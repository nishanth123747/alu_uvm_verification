==> flow/design.v <==
module alu #(parameter DW = 8, CW = 4)(INP_VALID,OPA,OPB,CIN,CLK,RST,CMD,CE,MODE,COUT,OFLOW,RES,G,E,L,ERR);
  input [DW-1:0] OPA,OPB;
  input CLK,RST,CE,MODE,CIN;
  input [CW-1:0] CMD;
  input [1:0] INP_VALID;
  output reg [DW+1:0] RES = 9'bz;
  output reg COUT = 1'bz;
  output reg OFLOW = 1'bz;
  output reg G = 1'bz;
  output reg E = 1'bz;
  output reg L = 1'bz;
  output reg ERR = 1'bz;
  reg [DW-1:0] OPA_1, OPB_1;
  reg [DW-1:0] oprd1, oprd2;
  reg [3:0] CMD_tmp;
  reg [DW-1:0] AU_out_tmp1,AU_out_tmp2 ;
  reg [4:0] wait_counter;
  reg oprd1_valid, oprd2_valid;
  always @ (posedge CLK) begin
      if(RST) begin
        oprd1<=0;
        oprd2<=0;
        CMD_tmp<=0;
        wait_counter<=0;
        oprd1_valid<=0;
        oprd2_valid<=0;
      end
      else if (INP_VALID==2'b01)  begin
        oprd1<=OPA;
        CMD_tmp<=CMD;
        oprd1_valid<=1;
        wait_counter<=0;
        if(oprd2_valid && wait_counter >= 16) begin
          ERR <= 1'b1;
        end
      end
      else if (INP_VALID==2'b10)  begin
        oprd2<=OPB;
        CMD_tmp<=CMD;
        oprd2_valid<=1;
        wait_counter<=0;
        if(oprd1_valid && wait_counter >= 16) begin
          ERR <= 1'b1;
        end
      end
      else if (INP_VALID==2'b11)  begin
        oprd1<=OPA;
        oprd2<=OPB;
        CMD_tmp<=CMD;
        oprd1_valid<=1;
        oprd2_valid<=1;
        wait_counter<=0;
      end
      else begin
        if((oprd1_valid && !oprd2_valid) || (!oprd1_valid && oprd2_valid)) begin
          if(wait_counter < 16) begin
            wait_counter <= wait_counter + 1;
          end else begin
            wait_counter <= 16;
          end
        end
      end
    end
    always@(posedge CLK)
      begin
       if(CE)
        begin
         if(RST)
          begin
            RES=9'bzzzzzzzzz;
            COUT=1'bz;
            OFLOW=1'bz;
            G=1'bz;
            E=1'bz;
            L=1'bz;
            ERR=1'bz;
            AU_out_tmp1=0;
            AU_out_tmp2=0;
          end
         else if(MODE && oprd1_valid && oprd2_valid)
         begin
           RES=9'bzzzzzzzzz;
           COUT=1'bz;
           OFLOW=1'bz;
           G=1'bz;
           E=1'bz;
           L=1'bz;
           ERR=1'bz;
          case(CMD_tmp)
    4'b0000:                   begin
              RES=oprd1+oprd2;
              COUT=RES[8]?1:0;
            end
      4'b0001 :                begin
             OFLOW=(oprd1<oprd2)?1:0;
             RES=oprd1-oprd2;
            end
           4'h2:
            begin
             RES=oprd1+oprd2+CIN;
             COUT=RES[8]?1:0;
            end
           4'b0011:
           begin
            OFLOW=(oprd1<oprd2)?1:0;
            RES=oprd1-oprd2-CIN;
           end
           4'b0100:RES=oprd1;
           4'b0101:RES=oprd1-1;
           4'b0110:RES=oprd2-1;
           4'b0111:RES=oprd2+1;
           4'b1000:
           begin
            RES=9'bzzzzzzzzz;
            if(oprd1==oprd2)
             begin
               E=1'b1;
               G=1'bz;
               L=1'bz;
             end
            else if(oprd1>oprd2)
             begin
               E=1'bz;
               G=1'b1;
               L=1'bz;
             end
            else
             begin
               E=1'bz;
               G=1'bz;
               L=1'b1;
             end
           end
       4'b1001: begin
                    AU_out_tmp1 <= oprd1 + 1;
                    AU_out_tmp2 <= oprd2 + 1;
                    RES <=AU_out_tmp1 * AU_out_tmp2;
                  end
           4'b1010: begin
                    AU_out_tmp1 <= oprd1 << 1;
                    AU_out_tmp2 <= oprd2;
                    RES <=AU_out_tmp1 - AU_out_tmp2;
                  end
           default:
            begin
            RES=9'bzzzzzzzzz;
            COUT=1'bz;
            OFLOW=1'bz;
            G=1'bz;
            E=1'bz;
            L=1'bz;
            ERR=1'bz;
           end
          endcase
         end
        else if(!MODE && oprd1_valid && oprd2_valid)
        begin
           RES=9'bzzzzzzzzz;
           COUT=1'bz;
           OFLOW=1'bz;
           G=1'bz;
           E=1'bz;
           L=1'bz;
           ERR=1'bz;
           case(CMD_tmp)
             4'b0000:RES={1'b0,oprd1&oprd2};
             4'b0001:RES={1'b0,~(oprd1&oprd2)};
             4'b0010:RES={1'b0,oprd1&&oprd2};
             4'b0011:RES={1'b0,~(oprd1|oprd2)};
             4'b0100:RES={1'b0,oprd1^oprd2};
             4'b0101:RES={1'b0,~(oprd1^oprd2)};
             4'b0110:RES={1'b0,~oprd1};
             4'b0111:RES={1'b0,~oprd2};
             4'b1000:RES={1'b0,oprd1};
             4'b1001:RES={1'b0,oprd1<<1};
             4'b1010:RES={1'b0,oprd2<<1};
             4'b1011:RES={1'b0,oprd2<<1};
             4'b1100:
             begin
               if(oprd2[0])
                 OPA_1 = {oprd1[6:0], oprd1[7]};
               else
                 OPA_1 = oprd1;
               if(oprd2[1])
                 OPB_1 =  {OPA_1[5:0], OPA_1[7:6]};
               else
                 OPB_1= OPA_1;
               if(oprd2[2])
                 RES =  {OPB_1[3:0], OPB_1[7:4]} ;
               else
                 RES = OPB_1;
               if(oprd2[4] | oprd2[5] | oprd2[6] | oprd2[7])
                 ERR=1'b1;
             end
             4'b1101:
             begin
               if(oprd2[0])
                 OPA_1 = {oprd1[0], oprd1[7:1]};
               else
                 OPA_1 = oprd1;
               if(oprd2[1])
                 OPB_1 =  {OPA_1[1:0], OPA_1[7:2]};
               else
                 OPB_1= OPA_1;
               if(oprd2[2])
                 RES =  {OPB_1[3:0], OPB_1[7:4]} ;
               else
                 RES = OPB_1;
               if(oprd2[4] | oprd2[5] | oprd2[6] | oprd2[7])
                 ERR=1'b0;
             end
             default:
               begin
               RES=9'bzzzzzzzzz;
               COUT=1'bz;
               OFLOW=1'bz;
               G=1'bz;
               E=1'bz;
               L=1'bz;
               ERR=1'bz;
               end
          endcase
     end
    end
   end
endmodule
Reports on alu --
Tool output for the design above, in the order of the flow. Lines are those of the file above, counted from 1. Library cell names are shortened. A cell with n/a has no value.
Set-up: design top alu, clock port CLK, library sky130hd, corner tt_025C_1v80

Word-level counts --
Source: Yosys, flattened and elaborated, memories not mapped. Widths are those after wreduce. Registers that Yosys merges into a memory's read port (data or address) are not register bits. Print and check cells do not count. Equal cells are merged and count once.
Bit counts: bits of input ports 27, elaborated cells 153, register bits 60
Cells by class: add/sub/neg operators 10, bitwise logic cells 13, magnitude comparators 4, eq/ne operators 19, multiplexer cells 62, reductions and logical operators 27, $mul 1
Operators by type and width (number):
- 9-bit parallel mux with 13-bit select | 1
- 8-bit 2-to-1 mux | 13
- 10-bit parallel mux with 10-bit select | 1
- 8-bit by 8-bit multiplier with 10-bit output | 1
- 8-bit NOT | 5
- 1-bit 2-to-1 mux | 36
- 8-bit parallel mux with 2-bit select | 2
- 4-bit equality test with constant B | 6
- 10-bit 2-to-1 mux | 2
- 8-bit by 1-bit subtractor with 9-bit output with constant B | 2
- 8-bit by 8-bit subtractor with 9-bit output | 2
- 4-bit by 3-bit equality test with 1-bit output with constant B | 4
- 4-bit 2-to-1 mux | 3
- 10-bit by 1-bit subtractor with 10-bit output | 1
- 9-bit by 1-bit adder with 10-bit output | 1
- 8-bit by 1-bit adder with 9-bit output with constant B | 1
- 8-bit by 8-bit adder with 9-bit output | 1
- 9-bit 2-to-1 mux | 1
- 1-bit logical AND | 8
- 2-bit nonzero test | 4
- 4-bit by 2-bit equality test with 1-bit output with constant B | 2
- 8-bit by 1-bit adder with 8-bit output with constant B | 1
- 8-bit > comparator | 1
- 8-bit < comparator | 1
- 8-bit equality test | 1
- 8-bit bitwise AND | 1
- 8-bit bitwise OR | 1
- 8-bit bitwise XOR | 1
Not listed: further kinds 21, cells in them 32.

Depth --
Longest topological path by Yosys (ltp), each cell counted once; first at word level (registers and memories cut), then after technology mapping (sequential cells cut; the memories' decode and read muxes count).
Logic depth: depth in word-level cells 8, ABC_AREA 0, gate-level depth with buffers 17, mapped depth without buffers 17

Netlist --
Yosys stat after the flow's synthesis: flattened, memories mapped to cells. It holds for the ABC_AREA given above (unset counts as 0); a run with the other value may have another netlist. Totals and module areas in this step are rounded.
Cell types:
- edfxtp_1 | number 28, area in all 840.806 µm²
- ha_1 | number 66, area in all 825.792 µm²
- fa_1 | number 26, area in all 520.499 µm²
- dfxtp_1 | number 22, area in all 440.422 µm²
- xnor2_1 | number 45, area in all 394.128 µm²
- nor2_1 | number 103, area in all 386.621 µm²
- o21ai_0 | number 58, area in all 290.278 µm²
- inv_1 | number 77, area in all 289.027 µm²
- mux2i_1 | number 28, area in all 280.269 µm²
- nand2_1 | number 70, area in all 262.752 µm²
- a21oi_1 | number 50, area in all 250.24 µm²
- and2_1 | number 30, area in all 187.68 µm²
- mux4_2 | number 7, area in all 157.651 µm²
- xor2_1 | number 17, area in all 148.893 µm²
- buf_2 | number 29, area in all 145.139 µm²
- nand2b_1 | number 19, area in all 118.864 µm²
- nand3_1 | number 23, area in all 115.11 µm²
- o22ai_1 | number 15, area in all 93.84 µm²
Other cell types: 71; their cells: 233.
Mapped netlist: mapped flip-flops 50, cell area after synthesis 7500 µm², mapped cells 946, buffers 64

Timing after synthesis --
Path of least setup slack by OpenSTA after synthesis, without wires, with an ideal clock, recovery checks aside; 20% of the period is set as input and as output delay. Where synthesis merged equal registers, the netlist keeps one of their names.
Timing path after synthesis: path kind register -> register, from reg AU_out_tmp2[2], to reg RES[8], clock period 4.01 ns, delay of the path 4.254 ns, setup time 0.270 ns, arrival time 3.984 ns, stages 17, data required time 3.740 ns, launch time at the first pin 0.000 ns, slack -0.244 ns, buffers on the path 0, synthesis period reached 4.254 ns
"delay of the path" is the arrival time less input delay plus setup time. "stages" counts driving pins, that of a launching flip-flop among them; a cell with two outputs on the path counts twice. "synthesis period reached" = period - worst setup slack (recovery checks aside). The figure is calculated, with input and output delays left at 20% of the set period. Between the ends stands the longest chain of elaborated cells between them, by number of cells; it is not shown to be the way that was timed. Of several equally long chains one is given. A line is the first line of the expression or statement that the cell stems from. Yosys adds cells for indexed reads and writes and turns some case tables into memories. At most two assigning lines are given for a register; there are more.
On the way, after synthesis: cell sequence edfxtp_1 -> and2_1 -> fa_1 -> inv_1 -> fa_1 -> inv_1 -> fa_1 -> inv_1 -> fa_1 -> inv_1 -> ha_1 -> a21boi_0 -> or3_1 -> nand3_1 -> o311ai_1 -> a21oi_1 -> a31oi_1, cells in the longest elaborated chain 4
RTL lines, path after synthesis:
- start: declaration | RTL line 16 | reg [DW-1:0] AU_out_tmp1,AU_out_tmp2 ;
- start: assignment | RTL line 136 | AU_out_tmp2 <= oprd2 + 1;
- start: assignment | RTL line 141 | AU_out_tmp2 <= oprd2;
- 8-bit by 8-bit multiplier with 10-bit output | RTL line 137 | RES <=AU_out_tmp1 * AU_out_tmp2;
- 10-bit parallel mux with 10-bit select | RTL line 89 | case(CMD_tmp)
- 10-bit 2-to-1 mux | RTL line 80 | else if(MODE && oprd1_valid && oprd2_valid)
- 9-bit 2-to-1 mux | RTL line 68 | if(RST)
- end: assignment | RTL line 91 | RES=oprd1+oprd2;
- end: assignment | RTL line 96 | RES=oprd1-oprd2;
- end: declaration | RTL line 6 | output reg [DW+1:0] RES = 9'bz;

Timing after layout --
Path of least setup slack in the final report of run 1 (OpenROAD, finished layout, wires in). Where an end is a register, its clock arrival counts in the times.
Timing path post-layout: path kind register -> register, from reg AU_out_tmp1[1], to reg RES[9], buffers on the path 0, clock period 8.85 ns, launch time at the first pin 0.32 ns, stages 17, data required time 8.88 ns, setup time 0.29 ns, slack 3.58 ns, arrival time 5.30 ns
Between the ends stands the longest chain of elaborated cells between them, by number of cells; it is not shown to be the way that was timed. Of several equally long chains one is given. At most two assigning lines are given for a register; there are more.
On the way, post-layout: cell sequence edfxtp_1 -> inv_1 -> nor2_1 -> fa_1 -> fa_1 -> inv_1 -> fa_1 -> fa_1 -> inv_1 -> ha_1 -> a21oi_1 -> nor2b_1 -> o21a_1 -> nor2_1 -> xnor2_1 -> a21boi_0 -> a311oi_1, cells in the longest elaborated chain 3
RTL lines, path post-layout:
- start: declaration | RTL line 16 | reg [DW-1:0] AU_out_tmp1,AU_out_tmp2 ;
- start: assignment | RTL line 135 | AU_out_tmp1 <= oprd1 + 1;
- start: assignment | RTL line 140 | AU_out_tmp1 <= oprd1 << 1;
- 8-bit by 8-bit multiplier with 10-bit output | RTL line 137 | RES <=AU_out_tmp1 * AU_out_tmp2;
- 10-bit parallel mux with 10-bit select | RTL line 89 | case(CMD_tmp)
- 10-bit 2-to-1 mux | RTL line 80 | else if(MODE && oprd1_valid && oprd2_valid)
- end: assignment | RTL line 91 | RES=oprd1+oprd2;
- end: assignment | RTL line 96 | RES=oprd1-oprd2;
- end: declaration | RTL line 6 | output reg [DW+1:0] RES = 9'bz;

Data sheet: physical implementation of alu

Stored flow runs of alu (2 of them; Yosys, OpenROAD, sky130hd). They differ in their settings and are not a sequence. Constraints: input delay and output delay 20% of the set period each, output load 0.01 pF.
"achieved period" means the clock period less the worst setup slack. The figure is calculated, with input and output delays left at 20% of the set period.
"allowed time less slack (worst setup path)" means the part of the period allowed to the worst setup path (the constraints hold back 20% at inputs and 20% at outputs) less its slack; where the path has registers, the arrival times of their clocks count too.
"total power after layout" is the tool's figure for a default switching activity; nothing was simulated.
Values from the reports are rounded here.

* Run 1 | settings: period_ns 8.85; CORE_UTILIZATION 15; PLACE_DENSITY_LB_ADDON 0.02; CORE_ASPECT_RATIO 1.59; CELL_PAD_IN_SITES_GLOBAL_PLACEMENT 0; CELL_PAD_IN_SITES_DETAIL_PLACEMENT 0; GPL_TIMING_DRIVEN 0; CTS_CLUSTER_SIZE 83; CTS_CLUSTER_DIAMETER 152; SLEW_MARGIN 10; MIN_ROUTING_LAYER met1; CAP_MARGIN 20; CORE_MARGIN 2 | results: Yosys chip area after synthesis 7500 µm²; total die area 52000 µm²; standard-cell area after routing 8900 µm²; final utilization 0.18; worst setup slack after layout 3.6 ns; total negative slack on setup checks 0.000 ns; final worst hold slack 0.51 ns; total power after layout 1.1 mW; achieved period 5.272 ns; allowed time less slack (worst setup path) 5.27 ns; critical path type register -> register
* Run 2 | settings: period_ns 3.52; CORE_UTILIZATION 61; PLACE_DENSITY_LB_ADDON 0.17; CORE_ASPECT_RATIO 1.43; CORE_MARGIN 2; CELL_PAD_IN_SITES_GLOBAL_PLACEMENT 0; ABC_AREA 1; GPL_TIMING_DRIVEN 1; GPL_ROUTABILITY_DRIVEN 0; CTS_CLUSTER_SIZE 40; CTS_CLUSTER_DIAMETER 189; MAX_ROUTING_LAYER met4; CAP_MARGIN 20; SLEW_MARGIN 20 | not finished: routing ended with error GRT-0232
